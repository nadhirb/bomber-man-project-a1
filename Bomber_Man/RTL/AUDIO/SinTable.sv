==> flow/design.v <==
module	sintable	 #( 
					COUNT_SIZE = 8   
		)	
		(	
					input		logic	clk,
					input		logic	resetN,
					input		logic [COUNT_SIZE-1:0]	ADDR,
					input    logic volume,
					output	logic [15:0]	Q  
			);
localparam int table_size = (2**COUNT_SIZE)-1;
logic [7:0] tmp8bit  ; 
logic [1:0] volume_level;
logic volume_d;
const logic [0:table_size-1] [7:0] sin_table = {
8'h0,
8'h3,
8'h6,
8'h9,
8'hC,
8'hF,
8'h12,
8'h15,
8'h18,
8'h1C,
8'h1F,
8'h22,
8'h25,
8'h28,
8'h2B,
8'h2E,
8'h30,
8'h33,
8'h36,
8'h39,
8'h3C,
8'h3F,
8'h41,
8'h44,
8'h47,
8'h49,
8'h4C,
8'h4E,
8'h51,
8'h53,
8'h55,
8'h58,
8'h5A,
8'h5C,
8'h5E,
8'h60,
8'h62,
8'h64,
8'h66,
8'h68,
8'h6A,
8'h6C,
8'h6D,
8'h6F,
8'h70,
8'h72,
8'h73,
8'h75,
8'h76,
8'h77,
8'h78,
8'h79,
8'h7A,
8'h7B,
8'h7C,
8'h7C,
8'h7D,
8'h7E,
8'h7E,
8'h7F,
8'h7F,
8'h7F,
8'h7F,
8'h7F,
8'h7F,
8'h7F,
8'h7F,
8'h7F,
8'h7F,
8'h7F,
8'h7E,
8'h7E,
8'h7D,
8'h7C,
8'h7C,
8'h7B,
8'h7A,
8'h79,
8'h78,
8'h77,
8'h76,
8'h75,
8'h73,
8'h72,
8'h70,
8'h6F,
8'h6D,
8'h6C,
8'h6A,
8'h68,
8'h66,
8'h64,
8'h62,
8'h60,
8'h5E,
8'h5C,
8'h5A,
8'h58,
8'h55,
8'h53,
8'h51,
8'h4E,
8'h4C,
8'h49,
8'h47,
8'h44,
8'h41,
8'h3F,
8'h3C,
8'h39,
8'h36,
8'h33,
8'h30,
8'h2E,
8'h2B,
8'h28,
8'h25,
8'h22,
8'h1F,
8'h1C,
8'h18,
8'h15,
8'h12,
8'hF,
8'hC,
8'h9,
8'h6,
8'h3,
8'h0,
8'hFD,
8'hFA,
8'hF7,
8'hF3,
8'hF0,
8'hED,
8'hEA,
8'hE7,
8'hE4,
8'hE1,
8'hDE,
8'hDB,
8'hD8,
8'hD5,
8'hD2,
8'hCF,
8'hCC,
8'hC9,
8'hC6,
8'hC4,
8'hC1,
8'hBE,
8'hBC,
8'hB9,
8'hB6,
8'hB4,
8'hB1,
8'hAF,
8'hAC,
8'hAA,
8'hA8,
8'hA5,
8'hA3,
8'hA1,
8'h9F,
8'h9D,
8'h9B,
8'h99,
8'h97,
8'h96,
8'h94,
8'h92,
8'h91,
8'h8F,
8'h8E,
8'h8C,
8'h8B,
8'h8A,
8'h89,
8'h87,
8'h86,
8'h86,
8'h85,
8'h84,
8'h83,
8'h82,
8'h82,
8'h81,
8'h81,
8'h81,
8'h80,
8'h80,
8'h80,
8'h80,
8'h80,
8'h80,
8'h80,
8'h81,
8'h81,
8'h81,
8'h82,
8'h82,
8'h83,
8'h84,
8'h85,
8'h86,
8'h86,
8'h87,
8'h89,
8'h8A,
8'h8B,
8'h8C,
8'h8E,
8'h8F,
8'h91,
8'h92,
8'h94,
8'h96,
8'h97,
8'h99,
8'h9B,
8'h9D,
8'h9F,
8'hA1,
8'hA3,
8'hA5,
8'hA8,
8'hAA,
8'hAC,
8'hAF,
8'hB1,
8'hB4,
8'hB6,
8'hB9,
8'hBC,
8'hBE,
8'hC1,
8'hC4,
8'hC6,
8'hC9,
8'hCC,
8'hCF,
8'hD2,
8'hD5,
8'hD8,
8'hDB,
8'hDE,
8'hE1,
8'hE4,
8'hE7,
8'hEA,
8'hED,
8'hF0,
8'hF3,
8'hF7,
8'hFA,
8'hFD
 };
always_ff@(posedge clk or negedge resetN)
begin
	if(!resetN)
	begin
	  tmp8bit	<= 8'h00;
	  volume_level <= 2'h3;
	  volume_d <= 1'b1;
	end
	else 
	begin
	volume_d <= volume;
	if ((!volume) && (volume_d) )	   
	   volume_level <= volume_level - 2'h1;
		tmp8bit	<= sin_table[ADDR];  
   end
end
 always_comb begin
        case (volume_level)
				2'h0: Q = 16'b00;
				2'h1: Q = {{3{tmp8bit[7]}},tmp8bit[7:0], {5{tmp8bit[7]}} };
				2'h2: Q = {{2{tmp8bit[7]}},tmp8bit[7:0], {6{tmp8bit[7]}} };
				2'h3: Q = {tmp8bit[7],tmp8bit[7:0], {7{tmp8bit[7]}} };
            default: Q  = {tmp8bit[7],tmp8bit[7:0], {7{tmp8bit[7]}} };
        endcase
end
endmodule
-- Tool chain data of sintable
Tool output for the design above, in the order of the flow.
Line numbers count from 1 in the design file above.
The mark - stands for no value.
- design top: sintable
- clock: clk
- library: sky130hd
- corner: tt_025C_1v80

-- Elaborated design
Counts by Yosys on the flattened word-level netlist (proc, flatten, opt, wreduce; memories kept). Register bits leave out memories and registers merged into their read ports (data or address); mux counts leave out enables and synchronous resets folded into registers. Print and check cells are left out. Cells with the same type and inputs are merged into one.
- add/sub/neg operators: 2
- equality and inequality tests at 3
- shift operators: 1
- noted multiplexer cells: 1
- reductions and logical operators at 3
- operators by type and width (cell ; count):
    variable part select 2040 x 12 -> 8 bit (first input constant) ; 1
    parallel mux 16 bit (select 4 bit) ; 1
    subtractor 8 x 8 -> 9 bit (first input constant) ; 1
    equality test 2 bit (second input constant) ; 2
    subtractor 2 x 1 -> 2 bit (second input constant) ; 1
    equality test 2 x 1 -> 1 bit (second input constant) ; 1
    zero test 2 bit ; 1
    logical AND 1 bit ; 1
    zero test 1 bit ; 1
- register bits after elaboration at 11
- bits of input ports: 11
- noted output and inout port bits: 16
- elaborated cells: 13

-- Depth
Depth = most cells in a row (Yosys ltp): at word level without a register or memory, in the mapped netlist without a sequential cell, where the memories' decode and read muxes count.
- noted word-level depth: 2
- ABC_AREA: 0
- mapped depth at 11
- noted gate-level depth less buffers: 8

-- Synthesis result
Yosys stat after the flow's synthesis: flattened, memories mapped to cells. It holds for the ABC_AREA given above (unset counts as 0); a run with the other value may have another netlist.
- cell types (cell ; count ; area in all (µm²)):
    sky130_fd_sc_hd__o21ai_0 ; 48 ; 240.23
    sky130_fd_sc_hd__a21oi_1 ; 46 ; 230.221
    sky130_fd_sc_hd__nor2_1 ; 58 ; 217.709
    sky130_fd_sc_hd__nand2_1 ; 55 ; 206.448
    sky130_fd_sc_hd__dfrtp_1 ; 8 ; 200.192
    sky130_fd_sc_hd__buf_4 ; 17 ; 127.622
    sky130_fd_sc_hd__buf_2 ; 25 ; 125.12
    sky130_fd_sc_hd__a211oi_1 ; 14 ; 105.101
    sky130_fd_sc_hd__nor3_1 ; 19 ; 95.091
    sky130_fd_sc_hd__a221oi_1 ; 9 ; 78.826
    sky130_fd_sc_hd__dfstp_2 ; 3 ; 78.826
    sky130_fd_sc_hd__xnor2_1 ; 9 ; 78.826
    sky130_fd_sc_hd__clkbuf_1 ; 20 ; 75.072
    sky130_fd_sc_hd__o22ai_1 ; 12 ; 75.072
    sky130_fd_sc_hd__a222oi_1 ; 7 ; 70.067
    sky130_fd_sc_hd__a31oi_1 ; 10 ; 62.56
    sky130_fd_sc_hd__ha_1 ; 5 ; 62.56
    sky130_fd_sc_hd__o211ai_1 ; 8 ; 60.058
Not listed: further types 66, cells in them 165.
- cells in the netlist at 538
- synthesis area: 3612.2 µm²
- sequential area at 279.0 µm²
- mapped flip-flops: 11
- buffer cells: 71

-- Path before layout
Source: OpenSTA report_checks on the synthesized netlist (no wires, ideal clock, input and output delay 20% of the period each), path of least setup slack; recovery checks are left aside. Register names are those of the netlist, which keeps one name where synthesis merged equal registers.
- path type: input-to-reg
- start: in ADDR[0]
- end: reg tmp8bit[1]
- period: 3.61 ns
- external input delay at 0.722 ns
- setup time: 0.130 ns
- time at the first pin: 0.722 ns
- noted arrival time: 2.509 ns
- required time at 3.480 ns
- setup slack: 0.971 ns
- delay of the path at 1.917 ns
- driving pins on the path: 8
- noted path buffers: 0
- noted synthesis period reached: 2.639 ns
"delay of the path" = arrival - input delay + setup time.
"driving pins on the path" counts driving pins, that of a launching flip-flop among them; a cell with two outputs on the path counts twice.
"synthesis period reached" = period - worst setup slack (recovery checks aside). The figure is calculated, with input and output delays left at 20% of the set period.
Between the ends stands the longest chain of elaborated cells between them, by number of cells; it is not shown to be the way that was timed. Of several equally long chains one is given.
A line is the first line of the expression or statement that the cell stems from. Yosys adds cells for indexed reads and writes and turns some case tables into memories.
- cells stage by stage: sky130_fd_sc_hd__ha_1 > sky130_fd_sc_hd__nand2_1 > sky130_fd_sc_hd__nor2_1 > sky130_fd_sc_hd__xnor2_1 > sky130_fd_sc_hd__nand2_1 > sky130_fd_sc_hd__or4_1 > sky130_fd_sc_hd__a211oi_1 > sky130_fd_sc_hd__nor4_1
- cells in the longest elaborated chain at 2
- noted elaborated cells on any way between the ends: 2
- source lines of those cells: 1
- classes of those cells: add/sub: 1; shift: 1
- ends and longest elaborated chain, post-synthesis (element ; RTL line ; RTL):
    from (decl) ; 7 ; input logic [COUNT_SIZE-1:0] ADDR,
    subtractor 8 x 8 -> 9 bit ; 286 ; tmp8bit <= sin_table[ADDR];
    variable part select 2040 x 12 -> 8 bit ; 286 ;
    to (assign) ; 277 ; tmp8bit <= 8'h00;
    to (assign) ; 286 ;
    to (decl) ; 12 ; logic [7:0] tmp8bit  ;

-- Path in the finished layout
From the final timing report of job 2: the path of least setup slack in the routed layout; clock arrival at registers is part of the times.
- path type: input-to-reg
- start: in ADDR[0]
- end: reg tmp8bit[3]
- period: 1.86 ns
- external input delay at 0.37 ns
- setup time: 0.07 ns
- time at the first pin: 0.37 ns
- noted arrival time: 2.43 ns
- required time at 2.04 ns
- setup slack: -0.39 ns
- driving pins on the path: 13
- noted path buffers: 5
Between the ends stands the longest chain of elaborated cells between them, by number of cells; it is not shown to be the way that was timed. Of several equally long chains one is given.
- cells stage by stage: sky130_fd_sc_hd__buf_8 > sky130_fd_sc_hd__ha_4 > sky130_fd_sc_hd__buf_8 > sky130_fd_sc_hd__xnor2_4 > sky130_fd_sc_hd__buf_12 > sky130_fd_sc_hd__buf_6 > sky130_fd_sc_hd__buf_4 > sky130_fd_sc_hd__nand2_1 > sky130_fd_sc_hd__a21o_1 > sky130_fd_sc_hd__a21oi_1 > sky130_fd_sc_hd__a211oi_2 > sky130_fd_sc_hd__o221ai_2 > sky130_fd_sc_hd__o311a_1
- cells in the longest elaborated chain at 2
- noted elaborated cells on any way between the ends: 2
- source lines of those cells: 1
- classes of those cells: add/sub: 1; shift: 1
- ends and longest elaborated chain, after layout (element ; RTL line ; RTL):
    from (decl) ; 7 ; input logic [COUNT_SIZE-1:0] ADDR,
    subtractor 8 x 8 -> 9 bit ; 286 ; tmp8bit <= sin_table[ADDR];
    variable part select 2040 x 12 -> 8 bit ; 286 ;
    to (assign) ; 277 ; tmp8bit <= 8'h00;
    to (assign) ; 286 ;
    to (decl) ; 12 ; logic [7:0] tmp8bit  ;

sintable through Yosys and OpenROAD on sky130hd: 2 stored runs, unordered, with their settings and measured results. The constraints put input and output delay at 20% of the set period each and load the outputs with 0.01 pF.
"time used up by the worst setup path": the worst setup path's part of the clock period (all of it between registers, 20% less for each end at a port) less its slack. A launch clock that arrives late makes it longer, a capture clock that arrives late makes it shorter.
"power" rests on the timing tool's default activity at the inputs, not on a simulated workload.

Job 1

==> flow/run.sh <==
#!/bin/bash
# the make line also repeats the synthesis and layout settings of config.mk as NAME=value (left out here)
make -C /OpenROAD-flow-scripts/flow DESIGN_CONFIG=/design/flow/config.mk WORK_HOME=/design/flow/orfs CLKGATE_MAP_FILE= finish
==> flow/config.mk <==
export PLATFORM = sky130hd
export DESIGN_NAME = sintable
export DESIGN_NICKNAME = sintable
export VERILOG_FILES = /design/flow/design.v
export SDC_FILE = /design/flow/constraint.sdc
export NUM_CORES = 4
export LEC_CHECK = 0
export CAP_MARGIN = 20
export CORE_ASPECT_RATIO = 1.02
export CORE_MARGIN = 2
export CORE_UTILIZATION = 52
export CTS_CLUSTER_DIAMETER = 196
export CTS_CLUSTER_SIZE = 95
export GPL_ROUTABILITY_DRIVEN = 1
export PLACE_DENSITY = 0.6
export SLEW_MARGIN = 15
==> flow/constraint.sdc <==
create_clock -name core_clock -period 1.83 [get_ports {clk}]
set_input_delay 0.3660 -clock core_clock [delete_from_list [all_inputs] [get_ports {clk}]]
set_output_delay 0.3660 -clock core_clock [all_outputs]
set_load 0.01 [all_outputs]

Job 1: no results, routing failed with GRT-0116.

Job 2

==> flow/run.sh <==
#!/bin/bash
# the make line also repeats the synthesis and layout settings of config.mk as NAME=value (left out here)
make -C /OpenROAD-flow-scripts/flow DESIGN_CONFIG=/design/flow/config.mk WORK_HOME=/design/flow/orfs CLKGATE_MAP_FILE= finish
==> flow/config.mk <==
export PLATFORM = sky130hd
export DESIGN_NAME = sintable
export DESIGN_NICKNAME = sintable
export VERILOG_FILES = /design/flow/design.v
export SDC_FILE = /design/flow/constraint.sdc
export NUM_CORES = 4
export LEC_CHECK = 0
export ABC_AREA = 0
export CAP_MARGIN = 15
export CORE_MARGIN = 2
export CORE_UTILIZATION = 33
export CTS_CLUSTER_SIZE = 50
export SLEW_MARGIN = 20
==> flow/constraint.sdc <==
create_clock -name core_clock -period 1.86 [get_ports {clk}]
set_input_delay 0.3720 -clock core_clock [delete_from_list [all_inputs] [get_ports {clk}]]
set_output_delay 0.3720 -clock core_clock [all_outputs]
set_load 0.01 [all_outputs]

Measured in job 2:
- noted the utilization after routing: 0.624
- area of the die at 11799.4 µm²
- netlist area reported by Yosys at 3612.2 µm²
- noted the standard-cell area of the final layout: 6710.2 µm²
- noted the smallest setup slack: -0.392 ns
- noted the power: 4052 µW
- time used up by the worst setup path at 1.88 ns
- worst setup path kind: input-to-reg

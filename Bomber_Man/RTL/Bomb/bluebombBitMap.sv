==> flow/design.v <==
module	bluebombBitMap	(	
					input	logic	clk,
					input	logic	resetN,
					input logic	[10:0] offsetX, 
					input logic	[10:0] offsetY,
					input	logic	InsideRectangle,  
					output	logic	drawingRequest,  
					output	logic	[7:0] RGBout   
 ) ;
localparam  int OBJECT_NUMBER_OF_Y_BITS = 5;   
localparam  int OBJECT_NUMBER_OF_X_BITS = 5;   
localparam logic [7:0] TRANSPARENT_ENCODING = 8'hff; 
logic [0:31] [0:31] [7:0] object_colors = {
	{8'hff,8'hff,8'hff,8'hff,8'hff,8'hff,8'hff,8'he0,8'hff,8'hff,8'hff,8'hff,8'hff,8'hff,8'hff,8'hff,8'hff,8'hff,8'hff,8'hff,8'hff,8'hff,8'hff,8'hff,8'hff,8'hff,8'hff,8'hff,8'hff,8'hff,8'hff,8'hff},
	{8'hff,8'hff,8'hff,8'hff,8'hff,8'he4,8'he4,8'he4,8'hff,8'hff,8'hff,8'hff,8'hff,8'hff,8'hff,8'hff,8'hff,8'hff,8'hff,8'hff,8'hff,8'hff,8'hff,8'hff,8'hff,8'hff,8'hff,8'hff,8'hff,8'hff,8'hff,8'hff},
	{8'hff,8'hff,8'hff,8'hff,8'hff,8'he4,8'hf4,8'he4,8'he0,8'he0,8'hff,8'hff,8'hff,8'hff,8'hff,8'hff,8'hff,8'hff,8'hff,8'hff,8'hff,8'hff,8'hff,8'hff,8'hff,8'hff,8'hff,8'hff,8'hff,8'hff,8'hff,8'hff},
	{8'hff,8'hff,8'hff,8'hff,8'hff,8'he4,8'hfc,8'hf8,8'hf8,8'hf0,8'hff,8'hff,8'hff,8'hff,8'hff,8'hff,8'hff,8'hff,8'hff,8'hff,8'hff,8'hff,8'hff,8'hff,8'hff,8'hff,8'hff,8'hff,8'hff,8'hff,8'hff,8'hff},
	{8'hff,8'hff,8'hff,8'hff,8'hff,8'he4,8'hf0,8'hfd,8'hfd,8'hf4,8'he0,8'hff,8'hff,8'hff,8'hff,8'hff,8'hff,8'hff,8'hff,8'hff,8'hff,8'hff,8'hff,8'hff,8'hff,8'hff,8'hff,8'hff,8'hff,8'hff,8'hff,8'hff},
	{8'hff,8'hff,8'hff,8'hff,8'hff,8'h00,8'hd1,8'hd1,8'hfc,8'he0,8'hff,8'hff,8'hff,8'hff,8'hff,8'hff,8'hff,8'hff,8'hff,8'hff,8'hff,8'hff,8'hff,8'hff,8'hff,8'hff,8'hff,8'hff,8'hff,8'hff,8'hff,8'hff},
	{8'hff,8'hff,8'hff,8'hff,8'h00,8'hf1,8'h8c,8'h00,8'he0,8'hff,8'hff,8'hff,8'hff,8'hff,8'hff,8'hff,8'hff,8'hff,8'hff,8'hff,8'hff,8'hff,8'hff,8'hff,8'hff,8'hff,8'hff,8'hff,8'hff,8'hff,8'hff,8'hff},
	{8'hff,8'hff,8'hff,8'hff,8'h00,8'h8c,8'h00,8'hff,8'hff,8'hff,8'hff,8'hff,8'h00,8'h00,8'h00,8'hff,8'hff,8'hff,8'hff,8'hff,8'hff,8'hff,8'hff,8'hff,8'hff,8'hff,8'hff,8'hff,8'hff,8'hff,8'hff,8'hff},
	{8'hff,8'hff,8'hff,8'hff,8'h8c,8'h8c,8'h00,8'hff,8'hff,8'hff,8'h00,8'h9b,8'h2e,8'h32,8'h9b,8'h00,8'hff,8'hff,8'hff,8'hff,8'hff,8'hff,8'hff,8'hff,8'hff,8'hff,8'hff,8'hff,8'hff,8'hff,8'hff,8'hff},
	{8'hff,8'hff,8'hff,8'hff,8'h00,8'hac,8'h00,8'h32,8'h0e,8'h00,8'h32,8'h0d,8'h0d,8'h7b,8'h0d,8'h2e,8'h00,8'hff,8'hff,8'hff,8'hff,8'hff,8'hff,8'hff,8'hff,8'hff,8'hff,8'hff,8'hff,8'hff,8'hff,8'hff},
	{8'hff,8'hff,8'hff,8'hff,8'hff,8'h00,8'hac,8'h00,8'h9b,8'h9b,8'h7b,8'h7b,8'h0e,8'h0e,8'h2e,8'h0d,8'h2e,8'h00,8'hff,8'hff,8'hff,8'hff,8'hff,8'hff,8'hff,8'hff,8'hff,8'hff,8'hff,8'hff,8'hff,8'hff},
	{8'hff,8'hff,8'hff,8'hff,8'h7b,8'h0e,8'h00,8'hac,8'h00,8'h00,8'h9b,8'h9b,8'h00,8'h0e,8'h2e,8'h32,8'h0d,8'h2e,8'h00,8'hff,8'hff,8'hff,8'hff,8'hff,8'hff,8'hff,8'hff,8'hff,8'hff,8'hff,8'hff,8'hff},
	{8'hff,8'hff,8'hff,8'hff,8'h00,8'h00,8'h32,8'h00,8'hd1,8'h00,8'h32,8'h9b,8'h2e,8'h00,8'h0e,8'h2e,8'h2e,8'h0d,8'h2e,8'h00,8'hff,8'hff,8'hff,8'hff,8'hff,8'hff,8'hff,8'hff,8'hff,8'hff,8'hff,8'hff},
	{8'hff,8'hff,8'h00,8'h00,8'h32,8'h9b,8'h00,8'h9b,8'h00,8'h32,8'h9b,8'h0d,8'h0d,8'h0e,8'h00,8'h0e,8'h2e,8'h2e,8'h2e,8'h32,8'h00,8'h00,8'h00,8'hff,8'hff,8'hff,8'hff,8'hff,8'hff,8'hff,8'hff,8'hff},
	{8'hff,8'h00,8'h9b,8'h0e,8'h0d,8'h9b,8'h9b,8'h0e,8'h9b,8'h0e,8'h0e,8'h0e,8'h0e,8'h0d,8'h0e,8'h00,8'h0e,8'h2e,8'h32,8'h32,8'h00,8'h8c,8'h00,8'h00,8'hff,8'hff,8'hff,8'hff,8'hff,8'hff,8'hff,8'hff},
	{8'h00,8'h9b,8'h0e,8'h0d,8'h0d,8'h0d,8'h00,8'h0e,8'h9b,8'h9b,8'h2e,8'h0e,8'h12,8'h0e,8'h0d,8'h0e,8'h00,8'h0e,8'h12,8'h00,8'hac,8'h00,8'h8c,8'h00,8'hff,8'hff,8'hff,8'hff,8'hff,8'hff,8'hff,8'hff},
	{8'hff,8'h00,8'h0e,8'h0d,8'h32,8'h32,8'h0e,8'h00,8'h0e,8'h9b,8'h9b,8'h0e,8'h32,8'h0e,8'h0e,8'h0d,8'h0e,8'h00,8'h00,8'hac,8'h00,8'h00,8'h8c,8'h05,8'h00,8'hff,8'hff,8'hff,8'hff,8'hff,8'hff,8'hff},
	{8'hff,8'hff,8'h00,8'h0e,8'h9b,8'h7b,8'h2e,8'h0e,8'h00,8'h0e,8'h7b,8'h9b,8'h7b,8'h0e,8'h0e,8'h32,8'h0e,8'h00,8'hac,8'h00,8'hac,8'hac,8'h0d,8'h05,8'h2e,8'h00,8'hff,8'hff,8'hff,8'hff,8'hff,8'hff},
	{8'hff,8'hff,8'hff,8'h00,8'h0e,8'h7b,8'h9b,8'h32,8'h0e,8'h00,8'h0e,8'h0e,8'h9b,8'h9b,8'h32,8'h00,8'h8c,8'hf5,8'h00,8'hf5,8'h00,8'h00,8'h32,8'h32,8'h0d,8'h2e,8'h00,8'hff,8'hff,8'hff,8'hff,8'hff},
	{8'hff,8'hff,8'hff,8'hff,8'h00,8'h2e,8'h0e,8'h9b,8'h2e,8'h0e,8'h00,8'h32,8'h0e,8'h9b,8'h00,8'hf5,8'h8c,8'h00,8'hf5,8'h00,8'h00,8'h00,8'h2e,8'h2e,8'h2e,8'h0d,8'h2e,8'h00,8'hff,8'hff,8'hff,8'hff},
	{8'hff,8'hff,8'hff,8'hff,8'hff,8'h00,8'h0e,8'h0e,8'h9b,8'h0e,8'h0e,8'h00,8'h00,8'hf5,8'hac,8'h00,8'hf5,8'hac,8'h00,8'h0e,8'h0d,8'h0e,8'h00,8'h0e,8'h2e,8'h0e,8'h0d,8'h2e,8'h00,8'hff,8'hff,8'hff},
	{8'hff,8'hff,8'hff,8'hff,8'hff,8'hff,8'h00,8'h00,8'h00,8'h00,8'h00,8'hf5,8'hf5,8'h8c,8'h00,8'h8c,8'h8c,8'h00,8'h32,8'h12,8'h32,8'h0d,8'h0e,8'h00,8'h0e,8'h2e,8'h32,8'h32,8'h2e,8'h00,8'hff,8'hff},
	{8'hff,8'hff,8'hff,8'hff,8'hff,8'hff,8'h00,8'hf1,8'h8c,8'hf5,8'h8c,8'h00,8'hf1,8'h8c,8'hac,8'h00,8'h9b,8'h9b,8'h0e,8'h0e,8'h12,8'h0e,8'h0d,8'h0e,8'h00,8'h0e,8'h2e,8'h32,8'h32,8'h2e,8'h00,8'hff},
	{8'hff,8'hff,8'hff,8'hff,8'hff,8'hff,8'hff,8'h00,8'h00,8'hf1,8'h8c,8'hac,8'h00,8'h00,8'h0d,8'h00,8'h0e,8'h9b,8'h9b,8'h0e,8'h12,8'h12,8'h32,8'h0d,8'h0e,8'h00,8'h0e,8'h32,8'h32,8'h32,8'h0e,8'hff},
	{8'hff,8'hff,8'hff,8'hff,8'hff,8'hff,8'hff,8'hff,8'h00,8'h00,8'h00,8'h12,8'h9b,8'h32,8'h0e,8'h0e,8'h00,8'h0e,8'h9b,8'h9b,8'h0e,8'h0e,8'h32,8'h2e,8'h0d,8'h0e,8'h00,8'h0e,8'h0d,8'h0e,8'h00,8'hff},
	{8'hff,8'hff,8'hff,8'hff,8'hff,8'hff,8'hff,8'hff,8'hff,8'hff,8'hff,8'h00,8'h0e,8'h9b,8'h7b,8'h0e,8'h0e,8'h00,8'h12,8'h9b,8'h9b,8'h0e,8'h0e,8'h12,8'h32,8'h0d,8'h0e,8'h00,8'h00,8'h00,8'hff,8'hff},
	{8'hff,8'hff,8'hff,8'hff,8'hff,8'hff,8'hff,8'hff,8'hff,8'hff,8'hff,8'hff,8'h00,8'h0e,8'h9b,8'h9b,8'h0e,8'h0e,8'h00,8'h0e,8'h7b,8'h9b,8'h7b,8'h0e,8'h0e,8'h32,8'h0d,8'h0d,8'h0d,8'hff,8'hff,8'hff},
	{8'hff,8'hff,8'hff,8'hff,8'hff,8'hff,8'hff,8'hff,8'hff,8'hff,8'hff,8'hff,8'hff,8'h00,8'h0e,8'h0e,8'h9b,8'h32,8'h0e,8'h00,8'h0e,8'h0e,8'h9b,8'h9b,8'h0e,8'h12,8'h32,8'h0e,8'h00,8'hff,8'hff,8'hff},
	{8'hff,8'hff,8'hff,8'hff,8'hff,8'hff,8'hff,8'hff,8'hff,8'hff,8'hff,8'hff,8'hff,8'hff,8'h00,8'h32,8'h0e,8'h9b,8'h32,8'h0e,8'h00,8'h05,8'h0e,8'h9b,8'h9b,8'h32,8'h00,8'h00,8'hff,8'hff,8'hff,8'hff},
	{8'hff,8'hff,8'hff,8'hff,8'hff,8'hff,8'hff,8'hff,8'hff,8'hff,8'hff,8'hff,8'hff,8'hff,8'hff,8'h00,8'h05,8'h0e,8'h9b,8'h2e,8'h0d,8'h0e,8'h00,8'h12,8'h12,8'h00,8'hff,8'hff,8'hff,8'hff,8'hff,8'hff},
	{8'hff,8'hff,8'hff,8'hff,8'hff,8'hff,8'hff,8'hff,8'hff,8'hff,8'hff,8'hff,8'hff,8'hff,8'hff,8'hff,8'h00,8'h00,8'h12,8'h7b,8'h00,8'h00,8'hff,8'h00,8'h00,8'hff,8'hff,8'hff,8'hff,8'hff,8'hff,8'hff},
	{8'hff,8'hff,8'hff,8'hff,8'hff,8'hff,8'hff,8'hff,8'hff,8'hff,8'hff,8'hff,8'hff,8'hff,8'hff,8'hff,8'hff,8'hff,8'h00,8'h00,8'hff,8'hff,8'hff,8'hff,8'hff,8'hff,8'hff,8'hff,8'hff,8'hff,8'hff,8'hff}};
always_ff@(posedge clk or negedge resetN)
begin
	if(!resetN) begin
		RGBout <=	8'h00;
	end
	else begin
		RGBout <= TRANSPARENT_ENCODING ;  
		if (InsideRectangle == 1'b1 ) 
		begin  
			RGBout <= object_colors[offsetY][offsetX];
		end  	
	end
end
assign drawingRequest = (RGBout != TRANSPARENT_ENCODING ) ? 1'b1 : 1'b0 ;  
endmodule
* Step by step through the tools: bluebombBitMap
Tool output for the design above, in the order of the flow. Line numbers count from 1 in the design file above. Cell names lack the library's common part. The mark n/a stands for no value.
Design: top bluebombBitMap, clock port clk, standard-cell library sky130hd, timing corner tt_025C_1v80

* Word-level counts
Counts by Yosys on the flattened word-level netlist (proc, flatten, opt, wreduce; memories kept). Register bits leave out memories and registers merged into their read ports (data or address); mux counts leave out enables and synchronous resets folded into registers. Print and check cells are left out. Cells with the same type and inputs are merged into one.
Operators by class: add/subtract/negate cells 3, equal/unequal tests 1, shifts and indexed selects 1, muxes and demuxes 2
Operator list (count):
- 8192-bit by 21-bit variable part select with 8-bit output (first input constant) | 1
- 5-bit by 11-bit subtractor with 12-bit output (first input constant) | 2
- 20-bit by 15-bit adder with 21-bit output | 1
- 8-bit inequality test (second input constant) | 1
- 8-bit 2-to-1 mux | 1
- 1-bit 2-to-1 mux | 1
Bit counts: flip-flop bits (word level) 8, input port bits 25, output and inout bits 9, cells after elaboration 8

* Depth
Depth = most cells in a row (Yosys ltp): at word level without a register or memory, in the mapped netlist without a sequential cell, where the memories' decode and read muxes count.
Depth: depth after elaboration 4, ABC_AREA 0, gate-level depth with buffers 15, gate-level depth less buffers 13

* After synthesis
Yosys stat after the flow's synthesis: flattened, memories mapped to cells. It holds for the ABC_AREA given above (unset counts as 0); a run with the other value may have another netlist. Totals and module areas in this step are rounded.
Cell types:
- o21ai_0 | count 180, total area 900.864 um2
- a21oi_1 | count 150, total area 750.72 um2
- nor2_1 | count 103, total area 386.621 um2
- nand2_1 | count 97, total area 364.099 um2
- clkbuf_1 | count 84, total area 315.302 um2
- buf_2 | count 62, total area 310.298 um2
- a31oi_1 | count 34, total area 212.704 um2
- o211ai_1 | count 27, total area 202.694 um2
- dfrtp_1 | count 8, total area 200.192 um2
- a211oi_1 | count 26, total area 195.187 um2
- nor3_1 | count 37, total area 185.178 um2
- o22ai_1 | count 25, total area 156.4 um2
- nand3_1 | count 31, total area 155.149 um2
- nand2b_1 | count 24, total area 150.144 um2
- nor2b_1 | count 22, total area 137.632 um2
- a22oi_1 | count 18, total area 135.13 um2
- a221oi_1 | count 15, total area 131.376 um2
- o221ai_1 | count 15, total area 131.376 um2
Other cell types: 54; their cells: 250.
Mapped netlist: cell count 1208, mapped area 6980 um2, area of sequential cells 200 um2, flip-flop cells 8, buffer cells 161

* Path before layout
Path of least setup slack by OpenSTA after synthesis, without wires, with an ideal clock, recovery checks aside; 20% of the period is set as input and as output delay. Where synthesis merged equal registers, the netlist keeps one of their names.
Timing path post-synthesis: path kind input to register, from input port offsetX[9], to register RGBout[4], clock period 5.2 ns, input delay 1.040 ns, setup time 0.099 ns, time at the first pin 1.040 ns, arrival time 3.623 ns, required time 5.101 ns, slack 1.477 ns, delay of the path 2.682 ns, driving pins on the path 13, path buffers 1, synthesis period reached 3.723 ns
"delay of the path" is the arrival time less input delay plus setup time. "driving pins on the path" counts driving pins, that of a launching flip-flop among them; a cell with two outputs on the path counts twice. "synthesis period reached" is the clock period less the worst setup slack; recovery checks do not enter. This is arithmetic on one report: input and output delays are still those of the set period (20% each). The rows between start and end are the longest chain of elaborated cells between them; the timing report does not say that the signal goes this way. Where chains are equally long, one stands for them. Each line given opens the expression or statement behind the cell; cells for indexed reads and writes are added by Yosys, which also makes memories of some case tables. At most two assigning lines are given for a register; there are more.
Between the ends, post-synthesis: cell sequence nor3_2 > nand3_1 > xor2_1 > ha_1 > and2_4 > a221oi_2 > a211oi_2 > or2_4 > buf_6 > a2111o_1 > a21oi_1 > nand2_1 > a311oi_1, cells in the longest elaborated chain 4, elaborated cells on any way between the ends 4, RTL lines with such cells 2, those cells by class add/sub: 2; shift: 1; mux: 1
Ends and longest elaborated chain, post-synthesis:
- start, declared | RTL line 4 | input logic [10:0] offsetX,
- 5-bit by 11-bit subtractor with 12-bit output | RTL line 55 | RGBout <= object_colors[offsetY][offsetX];
- 20-bit by 15-bit adder with 21-bit output | RTL line 55
- 8192-bit by 21-bit variable part select with 8-bit output | RTL line 55
- 8-bit 2-to-1 mux | RTL line 53 | if (InsideRectangle == 1'b1 )
- end, assigned | RTL line 52 | RGBout <= TRANSPARENT_ENCODING ;
- end, assigned | RTL line 55
- end, declared | RTL line 8 | output logic [7:0] RGBout

* Path in the finished layout
From the final timing report of record 2: the path of least setup slack in the routed layout; clock arrival at registers is part of the times.
Timing path post-layout: path kind input to register, from input port offsetX[5], to register RGBout[0], clock period 4.37 ns, input delay 0.87 ns, setup time 0.15 ns, time at the first pin 0.87 ns, arrival time 4.48 ns, required time 4.45 ns, slack -0.03 ns, driving pins on the path 12, path buffers 4
The rows between start and end are the longest chain of elaborated cells between them; the timing report does not say that the signal goes this way. Where chains are equally long, one stands for them. At most two assigning lines are given for a register; there are more.
Between the ends, post-layout: cell sequence clkdlybuf4s50_1 > buf_4 > ha_4 > buf_4 > or2_2 > buf_4 > a21oi_1 > o22ai_1 > a21oi_1 > o21ai_0 > o311ai_0 > a311oi_1, cells in the longest elaborated chain 4, elaborated cells on any way between the ends 4, RTL lines with such cells 2, those cells by class add/sub: 2; shift: 1; mux: 1
Ends and longest elaborated chain, post-layout:
- start, declared | RTL line 4 | input logic [10:0] offsetX,
- 5-bit by 11-bit subtractor with 12-bit output | RTL line 55 | RGBout <= object_colors[offsetY][offsetX];
- 20-bit by 15-bit adder with 21-bit output | RTL line 55
- 8192-bit by 21-bit variable part select with 8-bit output | RTL line 55
- 8-bit 2-to-1 mux | RTL line 53 | if (InsideRectangle == 1'b1 )
- end, assigned | RTL line 52 | RGBout <= TRANSPARENT_ENCODING ;
- end, assigned | RTL line 55
- end, declared | RTL line 8 | output logic [7:0] RGBout

Subject: flow runs of bluebombBitMap

Hi,

Measured results for bluebombBitMap: 2 stored runs of the Yosys and OpenROAD flow on sky130hd. The settings differ; the order carries no meaning. The constraints put input and output delay at 20% of the set period each and load the outputs with 0.01 pF.
"period achieved": clock period set for the run, less the worst setup slack. It is reckoned from that one timing run; input and output delays stay at 20% of the period that was set.
"allowed time less slack (worst setup path)" = time allowed to the worst setup path (clock period - input delay - output delay, where it has them) - its slack; a late launch clock adds to it, a late capture clock takes from it.
"total power of the final layout" rests on the timing tool's default activity at the inputs, not on a simulated workload.
Results are given in rounded form.

* Record 1 | settings: period_ns 2.81; CORE_UTILIZATION 54; PLACE_DENSITY_LB_ADDON 0.14; CELL_PAD_IN_SITES_GLOBAL_PLACEMENT 3; CELL_PAD_IN_SITES_DETAIL_PLACEMENT 1; TNS_END_PERCENT 90; MIN_ROUTING_LAYER met1; CAP_MARGIN 20; CORE_MARGIN 2; SLEW_MARGIN 20 | unfinished; error FLW-0024 in placement
* Record 2 | settings: period_ns 4.37; CAP_MARGIN 20; CORE_MARGIN 2; CORE_UTILIZATION 40; SLEW_MARGIN 20 | results: synthesis area 6,980 um2; area of the die 18,500 um2; standard-cell area after routing 8,390 um2; utilization of the finished layout 0.488; setup slack of the worst path -0.030 ns; sum of negative setup slack -0.030 ns; total power of the final layout 2.36 mW; period achieved 4.400 ns; allowed time less slack (worst setup path) 3.53 ns; critical path type input to register

Regards

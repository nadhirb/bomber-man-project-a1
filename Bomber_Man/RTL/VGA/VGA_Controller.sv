==> flow/design.v <==
module	VGA_Controller	(	 
					input		logic	[7:0]		RGBIn,
					output	logic	[10:0]	PixelX,
					output	logic	[10:0]	PixelY,
					output	logic			startOfFrame,
						output logic [28:0] oVGA,
						output logic [18:0] address ,
					input		logic	clk,
					input		logic	resetN	);
logic			[10:0]	H_Cont;
logic			[10:0]	V_Cont;
logic      oVGA_HS;
logic      oVGA_HS_d;
logic      oVGA_VS;
const int	H_FRONT	=	24;
const int	H_SYNC	=	40;
const int	H_BACK	=	128;
const int	H_ACT	=	640;
const int	H_BLANK	=	H_FRONT+H_SYNC+H_BACK;
const int	H_TOTAL	=	H_FRONT+H_SYNC+H_BACK+H_ACT;
const int	V_FRONT	=	9;
const int	V_SYNC	=	3;
const int	V_BACK	=	28;
const int	V_ACT	=	480;
const int	V_BLANK	=	V_FRONT+V_SYNC+V_BACK;
const int	V_TOTAL	=	V_FRONT+V_SYNC+V_BACK+V_ACT;
logic VGA_VS_pulse;
logic VGA_VS_d;
int VGA_VS_pulse_cnt;
logic			timer_done;
assign	oVGA		=   	{{~clk},{~((H_Cont<H_BLANK)||(V_Cont<V_BLANK))},{1'b1},{oVGA_VS},{oVGA_HS},
							 {RGBIn[1:0], {6{RGBIn[1]}}},     {RGBIn[4:2], {5{RGBIn[4]}}},      {RGBIn[7:5], {5{RGBIn[7]}}}};  
assign	PixelX	=	(H_Cont>=H_BLANK)	?	H_Cont-H_BLANK	:	11'h0	;
assign	PixelY	=	(V_Cont>=V_BLANK)	?	V_Cont-V_BLANK	:	11'h0	;
assign   address =PixelY*640+PixelX;
always_ff@(posedge clk or negedge resetN)
begin
	if(!resetN)
	begin
		H_Cont		<=	11'b0;
		 oVGA_HS		<=	1'b1;
		oVGA_HS_d		<=	11'b1;
	end
	else
	begin
		if(H_Cont<H_TOTAL) 			
					H_Cont	<=	H_Cont+1'b1;
		else
		H_Cont	<=	11'b0;
		if(H_Cont==H_FRONT-1'b1)			 
			oVGA_HS	<=	1'b0;
		if(H_Cont==H_FRONT+H_SYNC-1'b1)	 
			oVGA_HS	<=	1'b1;
		oVGA_HS_d <= oVGA_HS;
	end
end
always_ff@(posedge clk or negedge resetN)
begin
	if(!resetN)
	begin
		  V_Cont		<=	11'b0;
		  oVGA_VS	<=	1'b1;
		   VGA_VS_d	<= 1'b0;
	end
	else begin
		if (!oVGA_HS_d && oVGA_HS)     
	   begin
			if(V_Cont<V_TOTAL)
				V_Cont	<=	V_Cont+1'b1;
			else
				V_Cont	<=	11'b0;
			if(V_Cont==V_FRONT-1'b1)			 
				oVGA_VS	<=	1'b0;
			if(V_Cont==V_FRONT+V_SYNC-1'b1)	 
				oVGA_VS	<=	1'b1;
	   end
		VGA_VS_d	<= oVGA_VS;
	end
end
assign startOfFrame	= !oVGA_VS && VGA_VS_d; 
endmodule
== From RTL to reports: VGA_Controller ==
The steps from the RTL of VGA_Controller to its reports follow in flow order.
Lines are those of the file above, counted from 1.
Cell names lack the library's common part.
Not given: -

* Top: VGA_Controller
* Clock port: clk
* Library: sky130hd
* Corner: tt_025C_1v80

== Elaborated design ==
Counts by Yosys on the flattened word-level netlist (proc, flatten, opt, wreduce; memories kept). Register bits leave out memories and registers merged into their read ports (data or address). Print and check cells are left out. Cells with the same type and inputs are merged into one.

* Cells after elaboration: 40
* Bits in registers: 26
* Bits of input ports: 10

* Reduce/logical cells: 8
* $lt $le $gt $ge: 6
* Multipliers: 1
* Equality and inequality tests: 4
* Bitwise logic cells: 2
* Add/sub/neg operators: 5
* Multiplexer cells: 8

{| class="wikitable"
|+ Operator list
! operator !! count
|-
| 2-to-1 mux 11 bit || 4
|-
| multiplier 11 x 3 -> 12 bit (second input constant) || 1
|-
| adder 11 x 1 -> 11 bit (second input constant) || 2
|-
| < comparator 11 x 10 -> 1 bit (second input constant) || 2
|-
| equality test 11 x 4 -> 1 bit (second input constant) || 2
|-
| adder 19 x 11 -> 19 bit || 1
|-
| equality test 11 x 5 -> 1 bit (second input constant) || 1
|-
| subtractor 11 x 6 -> 11 bit (second input constant) || 1
|-
| >= comparator 11 x 6 -> 1 bit (second input constant) || 1
|-
| < comparator 11 x 6 -> 1 bit (second input constant) || 1
|-
| equality test 11 x 6 -> 1 bit (second input constant) || 1
|-
| subtractor 11 x 8 -> 11 bit (second input constant) || 1
|-
| >= comparator 11 x 8 -> 1 bit (second input constant) || 1
|-
| < comparator 11 x 8 -> 1 bit (second input constant) || 1
|-
| nonzero test 2 bit || 2
|-
| 2-to-1 mux 1 bit || 4
|-
| logical AND 1 bit || 2
|-
| inverter 1 bit || 2
|-
| logical NOT 1 bit || 2
|-
| AND reduction 2 bit || 1
|-
| logical OR 1 bit || 1
|}

== Longest topological paths ==
Longest topological path by Yosys (ltp), each cell counted once; first at word level (registers and memories cut), then after technology mapping (sequential cells cut; the memories' decode and read muxes count).

* Word-level depth: 4
* ABC_AREA: 0
* Gate-level depth with buffers: 16

== Synthesis result ==
Source: synth_stat.txt of the flow (Yosys; design flattened, memories mapped). It holds for the ABC_AREA given above (unset counts as 0); a run with the other value may have another netlist.

{| class="wikitable"
|+ Cells by type
! type !! count !! area in all (sq um)
|-
| dfrtp_1 || 23 || 575.552
|-
| ha_1 || 27 || 337.824
|-
| buf_4 || 35 || 262.752
|-
| nor2_1 || 50 || 187.68
|-
| xnor2_1 || 15 || 131.376
|-
| xor2_1 || 13 || 113.859
|-
| o21ai_0 || 16 || 80.077
|-
| dfstp_2 || 3 || 78.826
|-
| nand2_1 || 19 || 71.318
|-
| nor2b_1 || 10 || 62.56
|-
| a21o_1 || 7 || 52.55
|-
| a21oi_1 || 10 || 50.048
|-
| inv_1 || 12 || 45.043
|-
| fa_1 || 2 || 40.038
|-
| and3_1 || 5 || 31.28
|-
| or3_1 || 5 || 31.28
|-
| nor3_1 || 6 || 30.029
|-
| nand2b_1 || 4 || 25.024
|}

Not listed: further types 30, cells in them 51.

* Sequential part of the area: 654.4 sq um
* Cells in the netlist: 313
* Flip-flop cells: 26
* Synthesis area: 2598.7 sq um

Wiki page: VGA_Controller / flow data

Below are 2 stored runs of the flow (Yosys, OpenROAD; platform sky130hd) on VGA_Controller, each with its settings and what was measured, unordered. Constraints: input delay and output delay 20% of the set period each, output load 0.01 pF.
"critical setup path time" = time allowed to the worst setup path (clock period - input delay - output delay, where it has them) - its slack; a late launch clock adds to it, a late capture clock takes from it.

=== Job 1 ===
{| class="wikitable"
! Setting !! Value
|-
| period_ns || 7.92
|-
| CORE_UTILIZATION || 28
|-
| SETUP_SLACK_MARGIN || 0.39
|-
| PLACE_DENSITY_LB_ADDON || 0.05
|-
| CELL_PAD_IN_SITES_DETAIL_PLACEMENT || 0
|-
| CTS_CLUSTER_SIZE || 45
|-
| CTS_CLUSTER_DIAMETER || 317
|-
| CAP_MARGIN || 0
|-
| SLEW_MARGIN || 25
|-
| MIN_ROUTING_LAYER || met2
|-
| CORE_MARGIN || 2
|-
! Result !! Value
|-
| Synthesized cell area || 2598.7 sq um
|-
| Critical setup path time || 4.84 ns
|-
| Worst setup path kind || register -> output
|-
| Standard-cell area of the final layout || 2974.1 sq um
|-
| Post-route worst hold slack || 0.404 ns
|-
| Post-route utilization || 0.327
|-
| Die footprint || 10068.1 sq um
|-
| Worst setup slack after layout || 1.498 ns
|}

=== Job 2 ===
{| class="wikitable"
! Setting !! Value
|-
| period_ns || 5.9
|-
| CORE_UTILIZATION || 63
|-
| PLACE_DENSITY_LB_ADDON || 0.23
|-
| CELL_PAD_IN_SITES_DETAIL_PLACEMENT || 1
|-
| ABC_AREA || 1
|-
| CAP_MARGIN || 15
|-
| CORE_MARGIN || 2
|-
| SLEW_MARGIN || 20
|}
Did not finish, placement stopped with DPL-0033.
